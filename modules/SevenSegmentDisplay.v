==> flow/design.v <==
`timescale 1ns / 1ps
module SevenSegmentDisplay (
    input displayClock,
    input [3:0] nibbleA,
    input [3:0] nibbleB,
    input [3:0] nibbleC,
    input [3:0] nibbleD,
    output reg [3:0] sevenSegmentEnable,
    output reg [7:0] sevenSegmentData
    );
    wire [1:0] sevenSegmentCounterFeedback;
    SevenSegmentCounter SevenSegmentCounter(
        displayClock,
        sevenSegmentCounterFeedback,
        sevenSegmentCounterFeedback
    );
    wire [3:0] enableNibble;
    EnableDecoder EnableDecoder(
        sevenSegmentCounterFeedback,
        enableNibble
    );
    wire [3:0] dataNibble;
    NibbleMux NibbleMux(
        sevenSegmentCounterFeedback,
        nibbleA,
        nibbleB,
        nibbleC,
        nibbleD,
        dataNibble
    );
    always @(counter) begin
        sevenSegmentEnable = ~enableNibble;
        case(dataNibble)
            4'b0000: sevenSegmentData = 8'b00010001;  
            4'b0001: sevenSegmentData = 8'b11010111;  
            4'b0010: sevenSegmentData = 8'b00110010;  
            4'b0011: sevenSegmentData = 8'b10010010;  
            4'b0100: sevenSegmentData = 8'b11010100;  
            4'b0101: sevenSegmentData = 8'b10011000;  
            4'b0110: sevenSegmentData = 8'b00011000;  
            4'b0111: sevenSegmentData = 8'b11010011;  
            4'b1000: sevenSegmentData = 8'b00010000;  
            4'b1001: sevenSegmentData = 8'b10010000;  
            4'b1010: sevenSegmentData = 8'b01010000;  
            4'b1011: sevenSegmentData = 8'b00011100;  
            4'b1100: sevenSegmentData = 8'b00111001;  
            4'b1101: sevenSegmentData = 8'b00010110;  
            4'b1110: sevenSegmentData = 8'b00111000;  
            4'b1111: sevenSegmentData = 8'b01111000;  
        endcase
    end
endmodule
`timescale 1ns / 1ps
module EnableDecoder (
    input [1:0] signalIn,
    output reg [3:0] signalOut
    );
    always @(*) begin
        case(signalIn)
            2'b11: signalOut = 4'b1000;
            2'b10: signalOut = 4'b0100;
            2'b01: signalOut = 4'b0010;
            2'b00: signalOut = 4'b0001;
        endcase
    end
endmodule
`timescale 1ns / 1ps
module NibbleMux (
    input [1:0] selector,
    input [3:0] nibbleA,
    input [3:0] nibbleB,
    input [3:0] nibbleC,
    input [3:0] nibbleD,
    output reg [3:0] nibbleOut
    );
    always @(*) begin
        case(selector)
            2'b11: nibbleOut = nibbleA;
            2'b10: nibbleOut = nibbleB;
            2'b01: nibbleOut = nibbleC;
            2'b00: nibbleOut = nibbleD;
        endcase
    end
endmodule
`timescale 1ns / 1ps
module SevenSegmentCounter (
    input clock,
    input [1:0] counterIn,
    output reg [1:0] counterOut
    );
    always @(posedge clock) begin
        counterOut <= counterIn + 1;
    end
endmodule
-- From RTL to reports: SevenSegmentDisplay
The steps from the RTL of SevenSegmentDisplay to its reports follow in flow order.
Line numbers count from 1 in the design file above.
Library cell names are shortened.
A cell with n/a has no value.
- top module: SevenSegmentDisplay
- clock: displayClock
- library: sky130hd
- corner: tt_025C_1v80

-- After elaboration
Source: Yosys, flattened and elaborated, memories not mapped. Widths are those after wreduce; folded enables and synchronous resets count as part of the registers. Registers that Yosys merges into a memory's read port (data or address) are not register bits. Print and check cells do not count. Equal cells are merged and count once.
Memory sizes are those after Yosys's memory passes, which may raise the word count (mostly to a power of two), join words into wider ones and drop unused or constant bits.
- reductions and logical operators: 1
- multiplexer cells at 2
- noted add/sub/neg operators: 1
- bitwise gates (word level): 1
- equal/unequal tests: 3
- operators by type and width (operator ; count):
    case mux 4 bit (select 4 bit) ; 2
    == test 2 bit (second input constant) ; 2
    NOT 4 bit ; 1
    adder 2 x 1 -> 2 bit (second input constant) ; 1
    == test 2 x 1 -> 1 bit (second input constant) ; 1
    logical NOT 2 bit ; 1
- bits in read-only memories at 112
- word-level cells at 10
- bits in registers: 2
- noted memories kept: 1
- noted input port bits: 17
- noted output and inout bits: 12
- memory list (memory ; depth ; width ; read ports ; wr ports ; line ; text):
    (no name shown) ; 16 ; 7 ; 1 ; 0 ; 33 ; case(dataNibble)

-- Longest topological paths
Depth = most cells in a row (Yosys ltp): at word level without a register or memory, in the mapped netlist without a sequential cell, where the memories' decode and read muxes count.
- noted depth after elaboration: 3
- ABC_AREA: 0
- mapped depth: 8

-- After synthesis
Yosys stat after the flow's synthesis: flattened, memories mapped to cells. It holds for the ABC_AREA given above (unset counts as 0); a run with the other value may have another netlist.
- sequential area: 40.0 um^2
- cells in the netlist at 57
- buffers at 2
- flip-flops: 2
- cell area after synthesis at 486.7 um^2
- cells by type (cell type ; count):
    ha_1 ; 11
    mux2i_1 ; 6
    a222oi_1 ; 4
    dfxtp_1 ; 2
    inv_1 ; 9
    a21oi_1 ; 3
    mux2i_2 ; 1
    nor2b_1 ; 2
    o211ai_2 ; 1
    o22ai_1 ; 2
    o22ai_2 ; 1
    mux2_2 ; 1
    a221o_1 ; 1
    a21o_2 ; 1
    or2_4 ; 1
    xnor2_1 ; 1
    buf_4 ; 1
    nor2_1 ; 2
Not listed: further types 7, cells in them 7.
The figures by module come from a second, unflattened synthesis with its own total; it is not the netlist above.
- noted cells (unflattened synthesis): 53
- area (unflattened synthesis) at 457.9 um^2
Rows give one instance, submodules left out.
- by module (module ; area (um^2) ; times used ; cells):
    SevenSegmentDisplay ; 274.0 ; 1 ; 41
    NibbleMux ; 105.1 ; 1 ; 4
    SevenSegmentCounter ; 52.6 ; 1 ; 4
    EnableDecoder ; 26.3 ; 1 ; 4

-- Worst setup path after synthesis
Source: OpenSTA report_checks on the synthesized netlist (no wires, ideal clock, input and output delay 20% of the period each), path of least setup slack; recovery checks are left aside. Register names are those of the netlist, which keeps one name where synthesis merged equal registers.
- path kind: input -> output
- start: input port nibbleB[0]
- end: output port sevenSegmentData[7]
- external output delay at 0.654 ns
- noted stages: 6
- noted data required time: 2.616 ns
- noted path slack: 0.794 ns
- input delay at 0.654 ns
- period at 3.27 ns
- launch time at the first pin at 0.654 ns
- path delay at 1.168 ns
- noted data arrival time: 1.822 ns
- period reached after synthesis: 2.476 ns
"path delay" is the arrival time less input delay plus setup time.
A path that ends at an output port has no setup time.
"stages" counts driving pins, that of a launching flip-flop among them; a cell with two outputs on the path counts twice.
"period reached after synthesis" = period - worst setup slack (recovery checks aside). The figure is calculated, with input and output delays left at 20% of the set period.
Between the ends stands the longest chain of elaborated cells between them, by number of cells; it is not shown to be the way that was timed. Of several equally long chains one is given.
Each line given opens the expression or statement behind the cell; cells for indexed reads and writes are added by Yosys, which also makes memories of some case tables.
A memory read counts as a cell of the chain, while the word-level depth stops at memories.
- path through: a222oi_1 -> a21oi_1 -> inv_1 -> ha_1 -> or3_1 -> o211ai_2
- length of the longest elaborated chain at 2
- noted elaborated cells on any way between the ends: 2
- classes of those cells: mux: 1; memory: 1
- RTL lines, path after synthesis (what ; line ; text):
    from (decl) ; 5 ; input [3:0] nibbleB,
    case mux 4 bit (select 4 bit) ; 77 ; case(selector)
    memory (16 x 7 bit) ; 33 ; case(dataNibble)
    to (decl) ; 9 ; output reg [7:0] sevenSegmentData

SevenSegmentDisplay through Yosys and OpenROAD on sky130hd: 2 stored runs, unordered, with their settings. The constraints put input and output delay at 20% of the set period each and load the outputs with 0.01 pF.

Run 1
Settings were period_ns = 2.62; CORE_UTILIZATION = 41; SETUP_SLACK_MARGIN = 0.49; PLACE_DENSITY_LB_ADDON = 0.15; CELL_PAD_IN_SITES_GLOBAL_PLACEMENT = 1; GPL_ROUTABILITY_DRIVEN = 1; CTS_CLUSTER_SIZE = 64; MIN_ROUTING_LAYER = met2; CAP_MARGIN = 20; CORE_MARGIN = 2; SLEW_MARGIN = 20
- no final report: placement broke off with FLW-0024

Run 2
Settings were period_ns = 3.02; CORE_UTILIZATION = 54; SETUP_SLACK_MARGIN = 0.04; PLACE_DENSITY_LB_ADDON = 0.19; CORE_ASPECT_RATIO = 0.63; CELL_PAD_IN_SITES_GLOBAL_PLACEMENT = 0; TNS_END_PERCENT = 85; GPL_TIMING_DRIVEN = 0; GPL_ROUTABILITY_DRIVEN = 1; CAP_MARGIN = 35; CORE_MARGIN = 2; SLEW_MARGIN = 20
- no final report: floorplanning broke off with PDN-0185
